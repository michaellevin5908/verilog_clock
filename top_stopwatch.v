==> flow/design.v <==
module bcd_counter #(
  parameter integer MAX = 9
)(
  input wire clk,
  input wire rst,
  input wire en,
  output reg [3:0] q,
  output wire carry
);
  assign carry = en && (q==MAX);
  always @(posedge clk) begin
    if (rst) q <= 0;
    else if (en) q <= (q==MAX) ? 0 : (q+1'b1);
  end
endmodule
module clock_divider #(
  parameter integer DIV_1HZ = 100_000_000,
  parameter integer DIV_2HZ = 50_000_000,
  parameter integer DIV_FAST = 500_000,
  parameter integer DIV_BLINK = 33_333_333
)(
  input wire clk,
  input wire rst,
  output reg tick_1hz,
  output reg tick_2hz,
  output reg tick_fast,
  output reg tick_blink
);
  localparam W1=$clog2(DIV_1HZ), W2=$clog2(DIV_2HZ),
  WF=$clog2(DIV_FAST), WB=$clog2(DIV_BLINK);
  reg [W1-1:0] c1; reg [W2-1:0] c2; reg [WF-1:0] cf; reg [WB-1:0] cb;
  always @(posedge clk) begin
    if (rst) begin
      c1<=0; c2<=0; cf<=0; cb<=0;
      tick_1hz<=0; tick_2hz<=0; tick_fast<=0; tick_blink<=0;
    end else begin
      tick_1hz<=0; tick_2hz<=0; tick_fast<=0; tick_blink<=0;
      if (c1==DIV_1HZ-1) begin c1<=0; tick_1hz<=1; end else c1<=c1+1;
      if (c2==DIV_2HZ-1) begin c2<=0; tick_2hz<=1; end else c2<=c2+1;
      if (cf==DIV_FAST-1) begin cf<=0; tick_fast<=1; end else cf<=cf+1;
      if (cb==DIV_BLINK-1) begin cb<=0; tick_blink<=1; end else cb<=cb+1;
    end
  end
endmodule
module control_fsm(
  input wire clk, rst,
  input wire adj,
  input wire sel,
  input wire pause_tog,
  output reg use_1hz,
  output reg use_2hz,
  output reg sel_minutes,
  output reg sel_seconds,
  output reg blink_enable,
  output reg count_enable
);
  localparam RUN=2'd0, PAUSE=2'd1, AMIN=2'd2, ASEC=2'd3;
  reg [1:0] cur, nxt;
  reg resume_to_pause;
  always @(posedge clk) begin
    if (rst) begin
      cur <= RUN;
      resume_to_pause <= 1'b0;
    end else begin
      cur <= nxt;
      if (cur==PAUSE && adj)
        resume_to_pause <= 1'b1;
      else if (cur==RUN && adj)
        resume_to_pause <= 1'b0;
      else if (cur==RUN && pause_tog)
        resume_to_pause <= 1'b1;
      else if (cur==PAUSE && pause_tog)
        resume_to_pause <= 1'b0;
    end
  end
  always @(*) begin
    nxt=cur;
    case(cur)
      RUN: begin
        if (pause_tog) nxt=PAUSE;
        else if (adj && ~sel) nxt=AMIN;
        else if (adj &&  sel) nxt=ASEC;
      end
      PAUSE: begin
        if (pause_tog) nxt=RUN;
        else if (adj && ~sel) nxt=AMIN;
        else if (adj &&  sel) nxt=ASEC;
      end
      AMIN: begin
        if (!adj) nxt = resume_to_pause ? PAUSE : RUN;
        else if (sel) nxt=ASEC;
      end
      ASEC: begin
        if (!adj) nxt = resume_to_pause ? PAUSE : RUN;
        else if (!sel) nxt=AMIN;
      end
    endcase
  end
  always @(*) begin
    use_1hz=0; use_2hz=0; sel_minutes=0; sel_seconds=0; blink_enable=0; count_enable=0;
    case(cur)
      RUN: begin
        use_1hz=1;
        count_enable = adj ? 1'b0 : 1'b1;
      end
      PAUSE: begin use_1hz=1; count_enable=1'b0; end
      AMIN: begin use_2hz=1; sel_minutes=1; blink_enable=1; count_enable=1'b0; end
      ASEC: begin use_2hz=1; sel_seconds=1; blink_enable=1; count_enable=1'b0; end
    endcase
  end
endmodule
module debounce_sync #(
  parameter integer STABLE_COUNT = 10
)(
  input wire clk,
  input wire tick_fast,
  input wire in_raw,
  output reg out_deb
);
  reg s1,s2;
  always @(posedge clk) begin s1<=in_raw; s2<=s1; end
  reg prev; reg [$clog2(STABLE_COUNT+1)-1:0] cnt;
  always @(posedge clk) begin
    if (tick_fast) begin
      if (s2!=prev) begin prev<=s2; cnt<=0; end
      else begin
        if (cnt<STABLE_COUNT) cnt<=cnt+1;
        if (cnt==STABLE_COUNT) out_deb<=s2;
      end
    end
  end
endmodule
module display_mux(
  input wire clk,
  input wire rst,
  input wire tick_fast,
  input wire blink_enable,
  input wire blink_state,
  input wire sel_minutes,
  input wire sel_seconds,
  input wire [3:0] mt, mo, st, so,
  output reg [6:0] seg,
  output reg [3:0] an,
  output reg dp
);
  reg [1:0] idx;
  always @(posedge clk) begin
    if (rst) idx<=0;
    else if (tick_fast) idx<=idx+1;
  end
  reg [3:0] bcd;
  always @(*) begin
    case(idx)
      2'd0: bcd=so;
      2'd1: bcd=st;
      2'd2: bcd=mo;
      2'd3: bcd=mt;
    endcase
  end
  wire is_min = (idx==2'd2)||(idx==2'd3);
  wire is_sec = (idx==2'd0)||(idx==2'd1);
  wire blank  = blink_enable && ~blink_state &&
                ((sel_minutes && is_min) || (sel_seconds && is_sec));
  reg [6:0] seg_n;
  always @(*) begin
    case (bcd)
      4'd0: seg_n=7'b1000000;
      4'd1: seg_n=7'b1111001;
      4'd2: seg_n=7'b0100100;
      4'd3: seg_n=7'b0110000;
      4'd4: seg_n=7'b0011001;
      4'd5: seg_n=7'b0010010;
      4'd6: seg_n=7'b0000010;
      4'd7: seg_n=7'b1111000;
      4'd8: seg_n=7'b0000000;
      4'd9: seg_n=7'b0010000;
      default: seg_n=7'b1111111;
    endcase
  end
  always @(*) begin
    case(idx)
      2'd0: an=4'b1110;
      2'd1: an=4'b1101;
      2'd2: an=4'b1011;
      2'd3: an=4'b0111;
    endcase
    seg = blank ? 7'b1111111 : seg_n;
    dp  = 1'b1;
  end
endmodule
module edge_detect(
  input wire clk,
  input wire rst,
  input wire in_level,
  output reg rise_pulse
);
  reg d;
  always @(posedge clk) begin
    if (rst) begin d<=0; rise_pulse<=0; end
    else begin rise_pulse <= in_level & ~d; d <= in_level; end
  end
endmodule
module time_core(
  input  wire clk,
  input  wire rst,
  input  wire tick_active,
  input  wire count_enable,
  input  wire use_2hz,
  input  wire sel_minutes,
  input  wire sel_seconds,
  output wire [3:0] min_tens,
  output wire [3:0] min_ones,
  output wire [3:0] sec_tens,
  output wire [3:0] sec_ones
);
  reg base_sec_ones, base_min_ones;
  always @(posedge clk) begin
    if (rst) begin base_sec_ones<=0; base_min_ones<=0; end
    else begin
      base_sec_ones<=0; base_min_ones<=0;
      if (tick_active) begin
        if (!use_2hz) begin
          if (count_enable) base_sec_ones<=1;
        end else begin
          if (sel_seconds) base_sec_ones<=1;
          else if (sel_minutes) base_min_ones<=1;
        end
      end
    end
  end
  wire c_s_ones, c_s_tens, c_m_ones;
  bcd_counter #(.MAX(9)) u_so (.clk(clk), .rst(rst), .en(base_sec_ones),
    .q(sec_ones), .carry(c_s_ones));
  bcd_counter #(.MAX(5)) u_st (.clk(clk), .rst(rst), .en(c_s_ones),
    .q(sec_tens), .carry(c_s_tens));
  wire en_m_ones = base_min_ones | (c_s_tens & ~use_2hz);
  bcd_counter #(.MAX(9)) u_mo (.clk(clk), .rst(rst), .en(en_m_ones),
    .q(min_ones), .carry(c_m_ones));
  bcd_counter #(.MAX(5)) u_mt (.clk(clk), .rst(rst), .en(c_m_ones),
    .q(min_tens), .carry( ));
endmodule
module top_stopwatch(
  input wire clk_100mhz,
  input wire btn_reset_raw,
  input wire btn_pause_raw,
  input wire sw_adj_raw,
  input wire sw_sel_raw,
  output wire [6:0] seg,
  output wire [3:0] an,
  output wire dp,
  output wire [3:0] led
);
  wire tick_1hz, tick_2hz, tick_fast, tick_blink;
  wire sw_adj, sw_sel, btn_reset, btn_pause_deb;
  wire pause_tog;
  wire use_1hz, use_2hz, sel_minutes, sel_seconds, blink_enable, count_enable;
  wire [3:0] mt, mo, st, so;
  clock_divider #(
    .DIV_1HZ(100_000_000), .DIV_2HZ(50_000_000),
    .DIV_FAST(500_000), .DIV_BLINK(33_333_333)
  ) u_div (.clk(clk_100mhz), .rst(1'b0),
           .tick_1hz(tick_1hz), .tick_2hz(tick_2hz),
           .tick_fast(tick_fast), .tick_blink(tick_blink));
  debounce_sync #(.STABLE_COUNT(10)) u_db_adj
    (.clk(clk_100mhz), .tick_fast(tick_fast), .in_raw(sw_adj_raw), .out_deb(sw_adj));
  debounce_sync #(.STABLE_COUNT(10)) u_db_sel
    (.clk(clk_100mhz), .tick_fast(tick_fast), .in_raw(sw_sel_raw), .out_deb(sw_sel));
  debounce_sync #(.STABLE_COUNT(10)) u_db_rst
    (.clk(clk_100mhz), .tick_fast(tick_fast), .in_raw(btn_reset_raw), .out_deb(btn_reset));
  debounce_sync #(.STABLE_COUNT(10)) u_db_pause
    (.clk(clk_100mhz), .tick_fast(tick_fast), .in_raw(btn_pause_raw), .out_deb(btn_pause_deb));
  edge_detect u_ed_pause (.clk(clk_100mhz), .rst(btn_reset), .in_level(btn_pause_deb), .rise_pulse(pause_tog));
  control_fsm u_fsm(
    .clk(clk_100mhz), .rst(btn_reset),
    .adj(sw_adj), .sel(sw_sel), .pause_tog(pause_tog),
    .use_1hz(use_1hz), .use_2hz(use_2hz),
    .sel_minutes(sel_minutes), .sel_seconds(sel_seconds),
    .blink_enable(blink_enable), .count_enable(count_enable)
  );
  wire tick_active = use_2hz ? tick_2hz : tick_1hz;
  time_core u_time(
    .clk(clk_100mhz), .rst(btn_reset),
    .tick_active(tick_active), .count_enable(count_enable),
    .use_2hz(use_2hz), .sel_minutes(sel_minutes), .sel_seconds(sel_seconds),
    .min_tens(mt), .min_ones(mo), .sec_tens(st), .sec_ones(so)
  );
  reg hb_1hz, hb_2hz, hb_blink;
  always @(posedge clk_100mhz) begin
    if (btn_reset) begin
      hb_1hz <= 1'b0;
      hb_2hz <= 1'b0;
      hb_blink <= 1'b0;
    end else begin
      if (tick_1hz) hb_1hz <= ~hb_1hz;
      if (tick_2hz) hb_2hz <= ~hb_2hz;
      if (tick_blink) hb_blink <= ~hb_blink;
    end
  end
  assign led[0] = hb_1hz;
  assign led[1] = hb_2hz;
  assign led[2] = hb_blink;
  assign led[3] = ~count_enable;
  reg blink_state;
  always @(posedge clk_100mhz) begin
    if (btn_reset) blink_state<=1'b0;
    else if (tick_blink) blink_state<=~blink_state;
  end
  display_mux u_disp(
    .clk(clk_100mhz), .rst(btn_reset), .tick_fast(tick_fast),
    .blink_enable(blink_enable), .blink_state(blink_state),
    .sel_minutes(sel_minutes), .sel_seconds(sel_seconds),
    .mt(mt), .mo(mo), .st(st), .so(so),
    .seg(seg), .an(an), .dp(dp)
  );
endmodule
---- Tool chain data of top_stopwatch ----
Tool output for the design above, in the order of the flow.
Lines are those of the file above, counted from 1.
Operators carry their Yosys type and port widths (W data, S select, Z words).
Library cell names are shortened.
The mark - stands for no value.
design
  top ..................................... top_stopwatch
  clock port .............................. clk_100mhz
  cell library ............................ sky130hd
  corner .................................. tt_025C_1v80

---- Word level ----
Source: Yosys, flattened and elaborated, memories not mapped. Widths are those after wreduce. Registers that Yosys merges into a memory's read port (data or address) are not register bits. Print and check cells do not count. Equal cells are merged and count once.
Yosys's memory passes give these memory sizes; they may raise the number of words (mostly to a power of two), join words into wider ones and drop unused or constant bits.
operators by class
  add/subtract/negate cells ............... 13
  $lt $le $gt $ge ......................... 4
  equality and inequality tests ........... 24
  multiplexer cells ....................... 39
  bitwise operators ....................... 16
  reduce/logical cells .................... 43
operators by type and width
  operator                 count
  $add A4 B1 Y4 const B    8
  $pmux W4 S4              2
  $mux W4                  8
  $add A27 B1 Y27 const B  1
  $eq A27 B27 Y1 const B   1
  $add A26 B1 Y26 const B  1
  $eq A26 B26 Y1 const B   1
  $add A25 B1 Y25 const B  1
  $eq A25 B25 Y1 const B   1
  $eq A4 B4 Y1 const B     6
  $add A19 B1 Y19 const B  1
  $eq A19 B19 Y1 const B   1
  $reduce_and A2 Y1        9
  $lt A4 B4 Y1 const B     4
  $mux W2                  8
  $mux W1                  15
  $logic_and A1 B1 Y1      13
  $not A1 Y1               13
  $reduce_and A3 Y1        4
  $reduce_or A3 Y1         3
  $eq A2 B2 Y1 const B     4
  $reduce_bool A2 Y1       4
  $eq A4 B3 Y1 const B     2
  $pmux W2 S4              1
  $pmux W1 S2              4
  $mux W7                  1
  $reduce_or A2 Y1         3
  $ne A3 B3 Y1 const B     2
Not listed: further kinds 9, cells in them 17.
storage and ports
  register bits ........................... 162
  bits in read-only memories .............. 112
  memories kept ........................... 1
  input port bits ......................... 5
memory list
  memory           words  width  rd ports  write ports  RTL line  RTL
  (no name shown)  16     7      1         0            166       case (bcd)

---- Logic depth ----
Yosys ltp: most cells in a row. Word level: on the elaborated netlist, between registers, memories and ports. Mapped: between sequential cells and ports; inverters and the memories' decode and read muxes count.
depth
  word-level depth ........................ 7
  ABC_AREA ................................ 0
  mapped depth ............................ 8

---- Synthesis result ----
Yosys stat after the flow's synthesis: flattened, memories mapped to cells. It holds for the ABC_AREA given above (unset counts as 0); a run with the other value may have another netlist.
Totals and module areas in this step are rounded.
mapped netlist
  standard cells after synthesis .......... 749
  cell area after synthesis ............... 7100 µm²
  mapped flip-flops ....................... 164
cell types
  cell      count  total area (µm²)
  dfxtp_1   140    2.8E+03
  edfxtp_1  24     720.691
  xnor2_1   52     455.437
  nor2_1    117    439.171
  xor2_1    47     411.645
  ha_1      20     250.24
  nand3_1   47     235.226
  nand2_1   55     206.448
  nand4_1   23     143.888
  inv_1     33     123.869
  o21ai_0   23     115.11
  a21oi_1   15     75.072
  nor4_1    12     75.072
  and4_1    8      70.067
  nor3_1    13     65.062
  mux2i_1   6      60.058
  and3_1    9      56.304
  nor2b_1   8      50.048
Other cell types: 41; their cells: 97.
The figures by module come from a second, unflattened synthesis with its own total; it is not the netlist above.
second synthesis, totals
  cells (unflattened synthesis) ........... 815
  area (unflattened synthesis) ............ 7600 µm²
Rows give one instance, submodules left out.
modules
  module                            instances  cells  area (µm²)
  clock_divider                     1          518    4500
  debounce_sync #(STABLE_COUNT=10)  4          24     334
  display_mux                       1          63     464
  bcd_counter #(MAX=9)              2          21     188
  bcd_counter #(MAX=5)              2          19     176
  control_fsm                       1          27     244
  top_stopwatch                     1          18     175
  time_core                         1          9      92.6
  edge_detect                       1          4      58.8

---- Timing after synthesis ----
OpenSTA on the mapped netlist: ideal clock, no wires. The path of least setup slack (recovery checks aside). Input and output delay are each 20% of the period. Register names are those of the netlist, which keeps one name where synthesis merged equal registers.
path post-synthesis
  path kind ............................... reg2out
  start ................................... register u_disp.idx[0]
  end ..................................... output seg[3]
  clock period ............................ 3.41 ns
  external output delay ................... 0.682 ns
  arrival time ............................ 1.856 ns
  required time ........................... 2.728 ns
  setup slack ............................. 0.872 ns
  path delay .............................. 1.856 ns
  stages on the path ...................... 8
  buffers on the path ..................... 0
  synthesis period reached ................ 2.538 ns
"path delay" is the arrival time less input delay plus setup time.
At an output port there is no setup time.
"stages on the path" counts driving pins, that of a launching flip-flop among them; a cell with two outputs on the path counts twice.
"synthesis period reached" = period - worst setup slack (recovery checks aside). The figure is calculated, with input and output delays left at 20% of the set period.
Between the ends stands the longest chain of elaborated cells between them, by number of cells; it is not shown to be the way that was timed. Of several equally long chains one is given.
A line is the first line of the expression or statement that the cell stems from. Yosys adds cells for indexed reads and writes and turns some case tables into memories.
on the way, post-synthesis
  path through ............................ dfxtp_1 > inv_1 > ha_1 > clkinv_1 > a21oi_1 > ha_1 > o21ai_0 > nand4_1
  cells in the longest elaborated chain ... 6
  elaborated cells between the ends (all ways) .. 13
  classes of those cells .................. eq/ne: 3; mux: 2; reduce/logical: 7; memory: 1
ends and longest elaborated chain, post-synthesis
  item                 RTL line  RTL
  from (decl)          146       reg [1:0] idx;
  from (assign)        148       if (rst) idx<=0;
  from (assign)        149       else if (tick_fast) idx<=idx+1;
  $eq A2 B2 Y1         160       wire is_min = (idx==2'd2)||(idx==2'd3);
  $logic_or A1 B1 Y1   160
  $logic_and A1 B1 Y1  163       ((sel_minutes && is_min) || (sel_seconds && is_sec));
  $logic_or A1 B1 Y1   163
  $logic_and A1 B1 Y1  162       wire blank  = blink_enable && ~blink_state &&
  $mux W7              187       seg = blank ? 7'b1111111 : seg_n;
  to (decl)            248       output wire [6:0] seg,
Nets of the timed path that keep an RTL name, with a line that drives or declares them; the list need not be complete.
nets with RTL names, path post-synthesis
  net    RTL line  RTL
  an[0]  181       case(idx)

---- Timing after layout ----
Path of least setup slack in the final report of job 1 (OpenROAD, finished layout, wires in). Where an end is a register, its clock arrival counts in the times.
path after layout
  path kind ............................... reg2out
  start ................................... register u_disp.idx[0]
  end ..................................... output seg[4]
  clock period ............................ 3.46 ns
  external output delay ................... 0.69 ns
  arrival time ............................ 2.77 ns
  required time ........................... 2.77 ns
  setup slack ............................. 0.00 ns
  stages on the path ...................... 9
  buffers on the path ..................... 1
Between the ends stands the longest chain of elaborated cells between them, by number of cells; it is not shown to be the way that was timed. Of several equally long chains one is given.
on the way, after layout
  path through ............................ dfxtp_2 > inv_1 > ha_1 > clkinv_1 > a21oi_2 > nand2_1 > a32o_1 > nand2_1 > clkdlybuf4s50_1
  cells in the longest elaborated chain ... 6
  elaborated cells between the ends (all ways) .. 13
  classes of those cells .................. eq/ne: 3; mux: 2; reduce/logical: 7; memory: 1
ends and longest elaborated chain, after layout
  item                 RTL line  RTL
  from (decl)          146       reg [1:0] idx;
  from (assign)        148       if (rst) idx<=0;
  from (assign)        149       else if (tick_fast) idx<=idx+1;
  $eq A2 B2 Y1         160       wire is_min = (idx==2'd2)||(idx==2'd3);
  $logic_or A1 B1 Y1   160
  $logic_and A1 B1 Y1  163       ((sel_minutes && is_min) || (sel_seconds && is_sec));
  $logic_or A1 B1 Y1   163
  $logic_and A1 B1 Y1  162       wire blank  = blink_enable && ~blink_state &&
  $mux W7              187       seg = blank ? 7'b1111111 : seg_n;
  to (decl)            248       output wire [6:0] seg,

Settings and measured results of 2 stored flow runs for module top_stopwatch (sky130hd), not sorted in any way. The constraints put input and output delay at 20% of the set period each and load the outputs with 0.01 pF.
"achieved period" is the run's clock period less its worst setup slack. It is reckoned from that one timing run; input and output delays stay at 20% of the period that was set.
"time on the worst setup path": the worst setup path's part of the clock period (all of it between registers, 20% less for each end at a port) less its slack. A launch clock that arrives late makes it longer, a capture clock that arrives late makes it shorter.
The measured numbers are rounded.

======== job 1 ========
==> flow/run.sh <==
#!/bin/bash
# the make line also repeats the synthesis and layout settings of config.mk as NAME=value (left out here)
make -C /OpenROAD-flow-scripts/flow DESIGN_CONFIG=/design/flow/config.mk WORK_HOME=/design/flow/orfs CLKGATE_MAP_FILE= finish
==> flow/config.mk <==
export PLATFORM = sky130hd
export DESIGN_NAME = top_stopwatch
export DESIGN_NICKNAME = top_stopwatch
export VERILOG_FILES = /design/flow/design.v
export SDC_FILE = /design/flow/constraint.sdc
export NUM_CORES = 4
export LEC_CHECK = 0
export ABC_AREA = 0
export CAP_MARGIN = 20
export CELL_PAD_IN_SITES_GLOBAL_PLACEMENT = 1
export CORE_ASPECT_RATIO = 0.59
export CORE_MARGIN = 4
export CORE_UTILIZATION = 48
export GPL_ROUTABILITY_DRIVEN = 0
export GPL_TIMING_DRIVEN = 1
export MAX_ROUTING_LAYER = met5
export MIN_ROUTING_LAYER = met1
export PLACE_DENSITY_LB_ADDON = 0.26
export SLEW_MARGIN = 20
export TNS_END_PERCENT = 10
==> flow/constraint.sdc <==
create_clock -name core_clock -period 3.46 [get_ports {clk_100mhz}]
set_input_delay 0.6920 -clock core_clock [delete_from_list [all_inputs] [get_ports {clk_100mhz}]]
set_output_delay 0.6920 -clock core_clock [all_outputs]
set_load 0.01 [all_outputs]

-------- measured, job 1 --------
  standard-cell area after routing ........ 8150 µm²
  time on the worst setup path ............ 2.77 ns
  worst setup path type ................... reg2out
  summed negative setup slack ............. 0.000 ns
  setup slack of the worst path ........... 0.001 ns
  lowest hold slack ....................... 0.327 ns
  post-layout utilization ................. 57.5 %
  achieved period ......................... 3.459 ns
  mapped cell area after synthesis ........ 7100 µm²
  overall die area ........................ 16900 µm²

======== job 2 ========
==> flow/run.sh <==
#!/bin/bash
# the make line also repeats the synthesis and layout settings of config.mk as NAME=value (left out here)
make -C /OpenROAD-flow-scripts/flow DESIGN_CONFIG=/design/flow/config.mk WORK_HOME=/design/flow/orfs CLKGATE_MAP_FILE= finish
==> flow/config.mk <==
export PLATFORM = sky130hd
export DESIGN_NAME = top_stopwatch
export DESIGN_NICKNAME = top_stopwatch
export VERILOG_FILES = /design/flow/design.v
export SDC_FILE = /design/flow/constraint.sdc
export NUM_CORES = 4
export LEC_CHECK = 0
export CAP_MARGIN = 20
export CORE_MARGIN = 2
export CORE_UTILIZATION = 40
export SLEW_MARGIN = 20
==> flow/constraint.sdc <==
create_clock -name core_clock -period 1.78 [get_ports {clk_100mhz}]
set_input_delay 0.3560 -clock core_clock [delete_from_list [all_inputs] [get_ports {clk_100mhz}]]
set_output_delay 0.3560 -clock core_clock [all_outputs]
set_load 0.01 [all_outputs]

-------- measured, job 2 --------
  standard-cell area after routing ........ 9300 µm²
  time on the worst setup path ............ 2.43 ns
  worst setup path type ................... reg2out
  summed negative setup slack ............. -8.18 ns
  setup slack of the worst path ........... -1.00 ns
  lowest hold slack ....................... 0.331 ns
  post-layout utilization ................. 53.8 %
  achieved period ......................... 2.785 ns
  mapped cell area after synthesis ........ 7100 µm²
  overall die area ........................ 18800 µm²
